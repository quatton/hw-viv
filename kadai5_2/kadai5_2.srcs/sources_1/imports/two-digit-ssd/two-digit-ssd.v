==> flow/design.v <==
`default_nettype none
module ssd_decode
   ( input wire [3:0] bnum,
     output wire [6:0] dout );
   assign dout = (bnum == 4'd0) ? 7'b0111111:
		   (bnum == 4'd1) ? 7'b0000110:
		   (bnum == 4'd2) ? 7'b1011011:
		   (bnum == 4'd3) ? 7'b1001111:
		   (bnum == 4'd4) ? 7'b1100110:
		   (bnum == 4'd5) ? 7'b1101101:
		   (bnum == 4'd6) ? 7'b1111101:
		   (bnum == 4'd7) ? 7'b0100111:
		   (bnum == 4'd8) ? 7'b1111111:
		   (bnum == 4'd9) ? 7'b1101111:
		   (bnum == 4'd10) ? 7'b1110111:
		   (bnum == 4'd11) ? 7'b1111100:
		   (bnum == 4'd12) ? 7'b0111001:
		   (bnum == 4'd13) ? 7'b1011110:
		   (bnum == 4'd14) ? 7'b1111001:
		   7'b1110001;
endmodule
module two_digit_ssd_rot
  ( input wire [6:0]  dout_in,
    input wire        sel_in,
    output wire [6:0] dout_out,
    output wire       sel_out);
   assign sel_out = ~sel_in;
   assign dout_out[3] = dout_in[0];  
   assign dout_out[4] = dout_in[1];  
   assign dout_out[5] = dout_in[2];  
   assign dout_out[0] = dout_in[3];  
   assign dout_out[1] = dout_in[4];  
   assign dout_out[2] = dout_in[5];  
   assign dout_out[6] = dout_in[6];  
endmodule
module two_digit_ssd
  #(NCYCLE_FOR_MS = 100000)
   ( input wire        clk,
     input wire        rstn,
     input wire [3:0]  bnum0,
     input wire [3:0]  bnum1,
     output wire [6:0] dout,
     output wire       sel);
   reg [27:0] 	      counter;
   reg [3:0] 	      bnum;
   wire [6:0] 	      dout_t;
   reg 		      sel_reg;
   ssd_decode u1(bnum,dout_t);
   two_digit_ssd_rot u2(dout_t,sel_reg,dout,sel);  
   always @(posedge clk) begin
      if (~rstn) begin
	 bnum <= bnum0;
	 sel_reg <= 1'b0;
	 counter <= 28'd0;
      end else begin
	 if (counter == NCYCLE_FOR_MS*10 - 1) begin  
	    counter <= 28'd0;
	 end else begin
	    counter <= counter + 28'd1;
	 end
	 if (counter == 28'd0) begin
	    sel_reg <= ~sel_reg;
	 end
	 if (sel_reg) begin
	    bnum <= bnum1;
	 end else begin
	    bnum <= bnum0;
	 end
      end
   end
endmodule  
`default_nettype wire
Tool chain data of two_digit_ssd
Tool output for the design above, in the order of the flow.
Lines are those of the file above, counted from 1.
Not given: -
- top: two_digit_ssd
- clock port: clk
- cell library: sky130hd
- library corner: tt_025C_1v80

Elaborated design
Source: Yosys, flattened and elaborated, memories not mapped. Widths are those after wreduce. Registers that Yosys merges into a memory's read port (data or address) are not register bits. Print and check cells do not count. Equal cells are merged and count once.
- add/subtract/negate cells at 1
- $mul at 0
- divide/modulo/power cells at 0
- $lt $le $gt $ge: 0
- equality and inequality tests: 15
- shift-type cells: 0
- muxes and demuxes: 17
- bitwise operators: 2
- reductions and logical operators: 3
- operator list (cell ; count):
    7-bit 2-to-1 mux ; 14
    28-bit by 1-bit adder with 28-bit output with constant B ; 1
    28-bit by 20-bit equality test with 1-bit output with constant B ; 1
    28-bit logical NOT ; 1
    4-bit equality test with constant B ; 7
    4-bit by 3-bit equality test with 1-bit output with constant B ; 4
    4-bit 2-to-1 mux ; 3
    4-bit by 2-bit equality test with 1-bit output with constant B ; 2
    4-bit by 1-bit equality test with 1-bit output with constant B ; 1
    4-bit logical NOT ; 1
    1-bit inverter ; 2
    2-bit OR reduction ; 1
- flip-flop bits (word level) at 33
- noted bits in latches: 0
- memory bits (writable) at 0
- memory bits (read-only) at 0
- noted clocked read ports x word width: 0
- memory cells at 0
- input port bits: 10
- output and inout port bits at 8
- elaborated cells: 41

Logic depth
Yosys ltp: most cells in a row. Word level: on the elaborated netlist, between registers, memories and ports. Mapped: between sequential cells and ports; inverters and the memories' decode and read muxes count.
- depth after elaboration: 16
- noted ABC_AREA: 0
- depth in mapped cells at 6
- noted gate-level depth less buffers: 6

Netlist
The flow's flattened synthesis, as Yosys stat reports it; memories are mapped. The netlist is that of the ABC_AREA named above (0 if unset); the other value can give another one.
The area totals of this step are shown rounded.
- cell types (cell type ; count ; total area (sq um)):
    sky130_fd_sc_hd__dfxtp_1 ; 33 ; 660.634
    sky130_fd_sc_hd__a21oi_1 ; 17 ; 85.082
    sky130_fd_sc_hd__nor2_1 ; 20 ; 75.072
    sky130_fd_sc_hd__xnor2_1 ; 8 ; 70.067
    sky130_fd_sc_hd__xor2_1 ; 8 ; 70.067
    sky130_fd_sc_hd__nand4_1 ; 11 ; 68.816
    sky130_fd_sc_hd__or4_1 ; 8 ; 60.058
    sky130_fd_sc_hd__nand2_1 ; 14 ; 52.55
    sky130_fd_sc_hd__o31ai_1 ; 7 ; 52.55
    sky130_fd_sc_hd__nand3_1 ; 10 ; 50.048
    sky130_fd_sc_hd__nor4_1 ; 8 ; 50.048
    sky130_fd_sc_hd__o21ai_0 ; 10 ; 50.048
    sky130_fd_sc_hd__mux2_2 ; 4 ; 45.043
    sky130_fd_sc_hd__and4_1 ; 5 ; 43.792
    sky130_fd_sc_hd__or3_1 ; 6 ; 37.536
    sky130_fd_sc_hd__inv_1 ; 9 ; 33.782
    sky130_fd_sc_hd__ha_1 ; 2 ; 25.024
    sky130_fd_sc_hd__nand4_2 ; 2 ; 25.024
Not listed: further types 17, cells in them 27.
- mapped cells: 209
- chip area (Yosys): 0.00174 sq mm
- sequential area: 0.000661 sq mm
- flip-flop cells at 33
By module: a second synthesis without flattening, with its own total; a netlist apart from the flattened one above.
- noted cell total of the unflattened synthesis: 212
- area (unflattened synthesis) at 0.00182 sq mm
Rows give one instance, submodules left out.
- by module (module ; instances ; cells ; area (sq mm)):
    two_digit_ssd ; 1 ; 171 ; 0.00154
    ssd_decode ; 1 ; 33 ; 0.000231
    two_digit_ssd_rot ; 1 ; 8 ; 0.0000563

Timing after synthesis
Source: OpenSTA report_checks on the synthesized netlist (no wires, ideal clock, input and output delay 20% of the period each), path of least setup slack; recovery checks are left aside. Register names are those of the netlist, which keeps one name where synthesis merged equal registers.
- path kind: register -> register
- from: register counter[0]
- to: register counter[22]
- clock period at 2700 ps
- setup time: 70 ps
- launch time at the first pin: 0 ps
- arrival at 1650 ps
- required time at 2630 ps
- setup slack: 980 ps
- noted delay of the path: 1720 ps
- driving pins on the path at 6
- path buffers: 0
- synthesis period reached: 1720 ps
"delay of the path" = arrival - input delay + setup time.
"driving pins on the path" counts driving pins, that of a launching flip-flop among them; a cell with two outputs on the path counts twice.
"synthesis period reached" = period - worst setup slack (recovery checks aside). The figure is calculated, with input and output delays left at 20% of the set period.
Between the ends stands the longest chain of elaborated cells between them, by number of cells; it is not shown to be the way that was timed. Of several equally long chains one is given.
A line is the first line of the expression or statement that the cell stems from. Yosys adds cells for indexed reads and writes and turns some case tables into memories.
A register here has more assigning lines than the two given.
- cell sequence: sky130_fd_sc_hd__dfxtp_1 > sky130_fd_sc_hd__ha_1 > sky130_fd_sc_hd__and4_1 > sky130_fd_sc_hd__nand3_1 > sky130_fd_sc_hd__or4_1 > sky130_fd_sc_hd__a21oi_1
- cells in the longest elaborated chain: 2
- elaborated cells between the ends (all ways): 3
- RTL lines with such cells: 2
- RTL lines, path post-synthesis (element ; RTL line ; source):
    start: declaration ; 44 ; reg [27:0] counter;
    start: assignment ; 54 ; counter <= 28'd0;
    start: assignment ; 59 ; counter <= counter + 28'd1;
    28-bit by 20-bit equality test with 1-bit output ; 56 ; if (counter == NCYCLE_FOR_MS*10 - 1) begin
    2-bit OR reduction ; - ;
    end: assignment ; 57 ; counter <= 28'd0;
    end: assignment ; 59 ;
    end: declaration ; 44 ;

Timing after layout
Path of least setup slack in the final report of run 2 (OpenROAD, finished layout, wires in). Where an end is a register, its clock arrival counts in the times.
The report prints the path's times to 10 ps; the period is as set.
- path kind: register -> output
- from: register bnum[3]
- to: output port dout[2]
- clock period at 1770 ps
- noted output delay: 350 ps
- launch time at the first pin: 270 ps
- arrival at 1400 ps
- required time at 1420 ps
- setup slack: 10 ps
- driving pins on the path at 5
- path buffers: 1
Between the ends stands the longest chain of elaborated cells between them, by number of cells; it is not shown to be the way that was timed. Of several equally long chains one is given.
A register here has more assigning lines than the two given.
- cell sequence: sky130_fd_sc_hd__dfxtp_4 > sky130_fd_sc_hd__or2_4 > sky130_fd_sc_hd__and2_4 > sky130_fd_sc_hd__a211o_1 > sky130_fd_sc_hd__buf_2
- cells in the longest elaborated chain: 15
- elaborated cells between the ends (all ways): 28
- RTL lines with such cells: 14
- RTL lines, path after layout (element ; RTL line ; source):
    start: declaration ; 45 ; reg [3:0] bnum;
    start: assignment ; 52 ; bnum <= bnum0;
    start: assignment ; 65 ; bnum <= bnum1;
    4-bit equality test ; 18 ; (bnum == 4'd13) ? 7'b1011110:
    7-bit 2-to-1 mux ; 18 ;
    7-bit 2-to-1 mux ; 17 ; (bnum == 4'd12) ? 7'b0111001:
    7-bit 2-to-1 mux ; 16 ; (bnum == 4'd11) ? 7'b1111100:
    7-bit 2-to-1 mux ; 15 ; (bnum == 4'd10) ? 7'b1110111:
    7-bit 2-to-1 mux ; 14 ; (bnum == 4'd9) ? 7'b1101111:
    7-bit 2-to-1 mux ; 13 ; (bnum == 4'd8) ? 7'b1111111:
    7-bit 2-to-1 mux ; 12 ; (bnum == 4'd7) ? 7'b0100111:
    7-bit 2-to-1 mux ; 11 ; (bnum == 4'd6) ? 7'b1111101:
    7-bit 2-to-1 mux ; 10 ; (bnum == 4'd5) ? 7'b1101101:
    7-bit 2-to-1 mux ; 9 ; (bnum == 4'd4) ? 7'b1100110:
    7-bit 2-to-1 mux ; 8 ; (bnum == 4'd3) ? 7'b1001111:
    7-bit 2-to-1 mux ; 7 ; (bnum == 4'd2) ? 7'b1011011:
    7-bit 2-to-1 mux ; 6 ; (bnum == 4'd1) ? 7'b0000110:
    7-bit 2-to-1 mux ; 5 ; assign dout = (bnum == 4'd0) ? 7'b0111111:
    end: declaration ; 42 ; output wire [6:0] dout,

==> results <==
Record of 2 stored runs of the RTL-to-layout flow on two_digit_ssd, platform sky130hd. The runs are unordered. Constraints: input delay and output delay 20% of the set period each, output load 0.01 pF.
"reached clock period" is the run's clock period less its worst setup slack. It is reckoned from that one timing run; input and output delays stay at 20% of the period that was set.
Results are given in rounded form.

Run 1
Settings were period_ns = 2.78; CORE_UTILIZATION = 66; SETUP_SLACK_MARGIN = 0.68; CELL_PAD_IN_SITES_GLOBAL_PLACEMENT = 3; ABC_AREA = 0; GPL_TIMING_DRIVEN = 0; GPL_ROUTABILITY_DRIVEN = 0; CTS_CLUSTER_DIAMETER = 95; SLEW_MARGIN = 20; MAX_ROUTING_LAYER = met4; CAP_MARGIN = 20; CORE_MARGIN = 2
- no final report: placement broke off with GPL-0301

Run 2
Settings were period_ns = 1.77; CAP_MARGIN = 20; CORE_MARGIN = 2; CORE_UTILIZATION = 40; SLEW_MARGIN = 20
- chip area after synthesis (Yosys): 0.00174 sq mm
- noted the standard-cell area after routing: 0.00228 sq mm
- noted the final worst hold slack: 510 ps
- noted the smallest setup slack: 14 ps
- reached clock period: 1,756 ps
- area of the die: 0.00489 sq mm
